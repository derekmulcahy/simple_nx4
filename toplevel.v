==> flow/design.v <==
`timescale 1ns / 1ps
module pixeldriver(
    input  clock,
    output led_sclk,
    output [6:1] led_l_sin,
    output [6:1] led_r_sin,
    output led_cal_sin,
    output reg led_mode = 1,
    output led_blank,
    output reg led_xlat = 0,
    output led_gsclk
  );
  reg [2:0]  gsclk_counter = ~0;  
  reg [11:0] blank_count   =  0;  
  reg [2:0]  sclk_counter  = ~0;  
  reg        sclk_stopped  =  0;  
  reg [9:0]  bit_count     =  0;  
  reg        led_mode_n    =  0;  
  wire [575:0] gs;               
  wire [191:0] gsr, gsg, gsb;    
  wire [287:0] dc;               
  wire [95:0]  dcr, dcg, dcb;    
  assign led_sclk     = sclk_counter[2];     
  assign sclk_strobe  = sclk_counter == 0;   
  assign led_gsclk    = gsclk_counter[2];    
  assign gsclk_strobe = gsclk_counter == 0;  
  assign led_blank    = blank_count == 0;    
  assign dcr          = {16{6'b010000}};     
  assign dcg          = {16{6'b010000}};     
  assign dcb          = {16{6'b001000}};     
  assign dc           = {dcr,dcg,dcb};       
  assign gsr          = 192'h000_000_00F_000_000_00F_000_000_00F_000_000_00F_000_000_00F_000;
  assign gsg          = 192'h000_00F_000_000_00F_000_000_00F_000_000_00F_000_000_00F_000_000;
  assign gsb          = 192'h00F_000_000_00F_000_000_00F_000_000_00F_000_000_00F_000_000_00F;
  assign gs           = {gsr,gsg,gsb};       
  assign led_l_sin    = led_mode ? {6{dc[bit_count]}} : {6{gs[bit_count]}};  
  assign led_r_sin    = led_l_sin;           
  assign led_cal_sin  = 0;                   
  always @(posedge clock)
  begin
    gsclk_counter <= gsclk_counter + 1;
    if (gsclk_strobe) begin
      blank_count <= blank_count + 1;
    end
  end
  always @(posedge clock)
  begin
    led_xlat <= 0;
    led_mode <= led_mode_n;
    if (!sclk_stopped && !led_blank) begin
      sclk_counter <= sclk_counter + 1;
    end
    if (led_blank) begin
      sclk_stopped <= 0;
    end
    if (sclk_strobe) begin
      if (bit_count == (led_mode ? 287 : 575)) begin
        bit_count    <= 0;
        sclk_stopped <= led_mode ? 0 : 1;
        led_xlat     <= 1;
        led_mode_n   <= !led_mode;  
      end else begin
        bit_count <= bit_count + 1;
      end
    end
  end
endmodule
`timescale 1ns / 1ps
module toplevel(
    input clock,
    output led_sclk,
    output [6:1] led_l_sin,
    output [6:1] led_r_sin,
    output led_cal_sin,
    input led_xerr,
    output led_mode,
    output led_blank,
    output led_xlat,
    output led_gsclk,
    output cpld_p8,
    output status_yellow,
    output status_orange,
    output status_red,
    output cpld_p2
  );
  pixeldriver driver (
    .clock(clock),
    .led_sclk(led_sclk),
    .led_l_sin(led_l_sin),
    .led_r_sin(led_r_sin),
    .led_cal_sin(led_cal_sin),
    .led_mode(led_mode),
    .led_blank(led_blank),
    .led_xlat(led_xlat),
    .led_gsclk(led_gsclk)
  );
  reg blank_previous    = 0;
  reg [9:0] blank_count = 0;
  assign status_yellow = blank_count[9];
  assign status_orange = 0;
  assign status_red    = !led_xerr;  
  assign cpld_p8       = led_blank;  
  assign cpld_p2       = 1;          
  always @(posedge clock) begin
    blank_previous <= led_blank;
    if (!blank_previous && led_blank) begin
        blank_count <= blank_count + 1;
    end
  end
endmodule
## Tool chain data of toplevel

What the tools print for toplevel, step after step.
Line numbers count from 1 in the design file above.
Cell names lack the library's common part.
A cell with n/a has no value.

- Design top: toplevel
- Clock port: clock
- Cell library: sky130hd
- Corner: tt_025C_1v80

## Elaborated design

Source: Yosys, flattened and elaborated, memories not mapped. Widths are those after wreduce. Registers that Yosys merges into a memory's read port (data or address) are not register bits. Print and check cells do not count. Equal cells are merged and count once.

- Eq/ne operators: 1
- Reductions and logical operators: 11
- Shift-type cells: 2
- Add/sub/neg operators: 5
- Muxes and demuxes: 7

Operator list:

| cell | count |
|---|---|
| 576-bit by 10-bit indexed select with 1-bit output with constant A | 1 |
| 288-bit by 10-bit indexed select with 1-bit output with constant A | 1 |
| 10-bit by 32-bit == test with 1-bit output | 1 |
| 10-bit by 1-bit adder with 10-bit output with constant B | 2 |
| 12-bit by 1-bit adder with 12-bit output with constant B | 1 |
| 12-bit zero test | 1 |
| 10-bit 2-to-1 mux | 1 |
| 3-bit by 1-bit adder with 3-bit output with constant B | 2 |
| 3-bit zero test | 2 |
| 6-bit 2-to-1 mux | 1 |
| 1-bit zero test | 5 |
| 1-bit 2-to-1 mux | 5 |
| 1-bit logical AND | 2 |
| 2-bit AND reduction | 1 |

- Input port bits: 2
- Elaborated cells: 36
- Output and inout port bits: 23
- Bits in registers: 43

## Depth

Longest topological path by Yosys (ltp), each cell counted once; first at word level (registers and memories cut), then after technology mapping (sequential cells cut; the memories' decode and read muxes count).

- Word-level depth: 4
- ABC_AREA: 0
- Depth in mapped cells: 8
- Gate-level depth less buffers: 6

## After synthesis

Yosys stat after the flow's synthesis: flattened, memories mapped to cells. It holds for the ABC_AREA given above (unset counts as 0); a run with the other value may have another netlist.
The area totals of this step are shown rounded.

Cells by type:

| cell | count |
|---|---|
| edfxtp_1 | 36 |
| xnor2_1 | 20 |
| buf_4 | 19 |
| dfxtp_1 | 7 |
| xor2_1 | 15 |
| ha_1 | 8 |
| nand3_1 | 18 |
| nor2_1 | 18 |
| nor4bb_1 | 6 |
| inv_1 | 13 |
| and3_1 | 7 |
| nor2b_1 | 7 |
| a31oi_1 | 6 |
| nand2_1 | 10 |
| nor3b_1 | 5 |
| a211oi_1 | 4 |
| buf_2 | 6 |
| nor4b_1 | 3 |

Not listed: further types 37, cells in them 63.

- Mapped area: 2800 um2
- Flip-flops: 43
- Cells in the netlist: 271

The figures by module come from a second, unflattened synthesis with its own total; it is not the netlist above.

- Cell total of the unflattened synthesis: 263
- Area total of the unflattened synthesis: 2700 um2

Rows give one instance, submodules left out.

Modules:

| module | instances | seq. area (um2) | cells | area (um2) |
|---|---|---|---|---|
| pixeldriver | 1 | 900 | 221 | 2200 |
| toplevel | 1 | 320 | 42 | 520 |

## Worst setup path after synthesis

Path of least setup slack by OpenSTA after synthesis, without wires, with an ideal clock, recovery checks aside; 20% of the period is set as input and as output delay. Where synthesis merged equal registers, the netlist keeps one of their names.

- Path type: flip-flop to output port
- Start point: reg driver.bit_count[2]
- End point: out led_l_sin[2]
- Output delay: 0.826 ns
- Driving pins on the path: 9
- Slack: 1.022 ns
- Clock period: 4.13 ns
- Launch time at the first pin: 0.000 ns
- Arrival time: 2.282 ns
- Path delay: 2.282 ns
- Synthesis period reached: 3.108 ns

"path delay" is the arrival time less input delay plus setup time.
At an output port there is no setup time.
"driving pins on the path": output pins that drive a net of the path, with the launching flip-flop's if there is one; two outputs of one cell count as two.
"synthesis period reached" is the clock period less the worst setup slack; recovery checks do not enter. This is arithmetic on one report: input and output delays are still those of the set period (20% each).
Between the ends stands the longest chain of elaborated cells between them, by number of cells; it is not shown to be the way that was timed. Of several equally long chains one is given.
A line is the first line of the expression or statement that the cell stems from. Yosys adds cells for indexed reads and writes and turns some case tables into memories.

- Cell sequence: edfxtp_1 buf_4 buf_4 nor4b_1 a21oi_1 a211oi_1 nor3_1 a32oi_1 buf_4
- Length of the longest elaborated chain: 2

RTL lines, path after synthesis:

| what | RTL line | RTL |
|---|---|---|
| from (decl) | 17 | `reg [9:0]  bit_count     =  0;` |
| from (assign) | 58 | `bit_count    <= 0;` |
| from (assign) | 63 | `bit_count <= bit_count + 1;` |
| 576-bit by 10-bit indexed select with 1-bit output | 36 | `assign led_l_sin    = led_mode ? {6{dc[bit_count]}} : {6{gs[bit_count]}};` |
| 6-bit 2-to-1 mux | 36 |  |
| to (decl) | 72 | `output [6:1] led_l_sin,` |

Some nets on the timed path still bear RTL names; the line given drives or declares the net.

Nets with RTL names, path after synthesis:

| net | RTL line |
|---|---|
| led_l_sin[1] | 36 |

## Timing after layout

Path of least setup slack in the final report of entry A (OpenROAD, finished layout, wires in). Where an end is a register, its clock arrival counts in the times.

- Path type: flip-flop to output port
- Start point: reg driver.bit_count[3]
- End point: out led_r_sin[2]
- Launch time at the first pin: 0.29 ns
- Clock period: 4.95 ns
- Output delay: 0.99 ns
- Arrival time: 3.20 ns
- Driving pins on the path: 8
- Slack: 0.76 ns

Between the ends stands the longest chain of elaborated cells between them, by number of cells; it is not shown to be the way that was timed. Of several equally long chains one is given.

- Cell sequence: edfxtp_1 and3_2 a31oi_1 o31ai_1 a211oi_1 a32oi_1 buf_4 clkdlybuf4s50_1
- Length of the longest elaborated chain: 2

RTL lines, path after layout:

| what | RTL line | RTL |
|---|---|---|
| from (decl) | 17 | `reg [9:0]  bit_count     =  0;` |
| from (assign) | 58 | `bit_count    <= 0;` |
| from (assign) | 63 | `bit_count <= bit_count + 1;` |
| 576-bit by 10-bit indexed select with 1-bit output | 36 | `assign led_l_sin    = led_mode ? {6{dc[bit_count]}} : {6{gs[bit_count]}};` |
| 6-bit 2-to-1 mux | 36 |  |
| to (decl) | 73 | `output [6:1] led_r_sin,` |

Hand-over note for toplevel

Flow measurements of toplevel on sky130hd: 2 stored runs with different settings, listed in no order. Input and output delays are each 20% of the period that was set; the output load is 0.01 pF.
"period achieved" is the run's clock period less its worst setup slack. It is reckoned from that one timing run; input and output delays stay at 20% of the period that was set.
"power consumption" is the tool's figure for a default switching activity; nothing was simulated.
Results are given in rounded form.

### Entry A

Settings: `period_ns=4.95`, `CORE_UTILIZATION=26`, `PLACE_DENSITY_LB_ADDON=0.21`, `HOLD_SLACK_MARGIN=-0.08`, `CELL_PAD_IN_SITES_GLOBAL_PLACEMENT=2`, `TNS_END_PERCENT=5`, `ABC_AREA=0`, `GPL_TIMING_DRIVEN=1`, `CTS_CLUSTER_DIAMETER=332`, `CAP_MARGIN=5`, `SLEW_MARGIN=25`, `MIN_ROUTING_LAYER=met2`, `CORE_MARGIN=2`

- Period achieved: 4.191 ns
- Full die area: 12000 um2
- Total negative setup slack: 0.000 ns
- Power consumption: 730 uW
- Chip area in the Yosys report: 2800 um2
- Standard-cell area after routing: 3100 um2
- Smallest setup slack: 0.76 ns

### Entry B

Settings: `period_ns=2.74`, `CORE_UTILIZATION=71`, `PLACE_DENSITY_LB_ADDON=0.18`, `CORE_ASPECT_RATIO=0.75`, `CORE_MARGIN=6`, `GPL_TIMING_DRIVEN=1`, `CTS_CLUSTER_DIAMETER=63`, `CAP_MARGIN=0`, `SLEW_MARGIN=20`

- Standard-cell area after routing: 3400 um2
- Power consumption: 1100 uW
- Full die area: 5600 um2
- Total negative setup slack: -3.3 ns
- Smallest setup slack: -0.28 ns
- Chip area in the Yosys report: 2800 um2
- Period achieved: 3.024 ns

End of note.
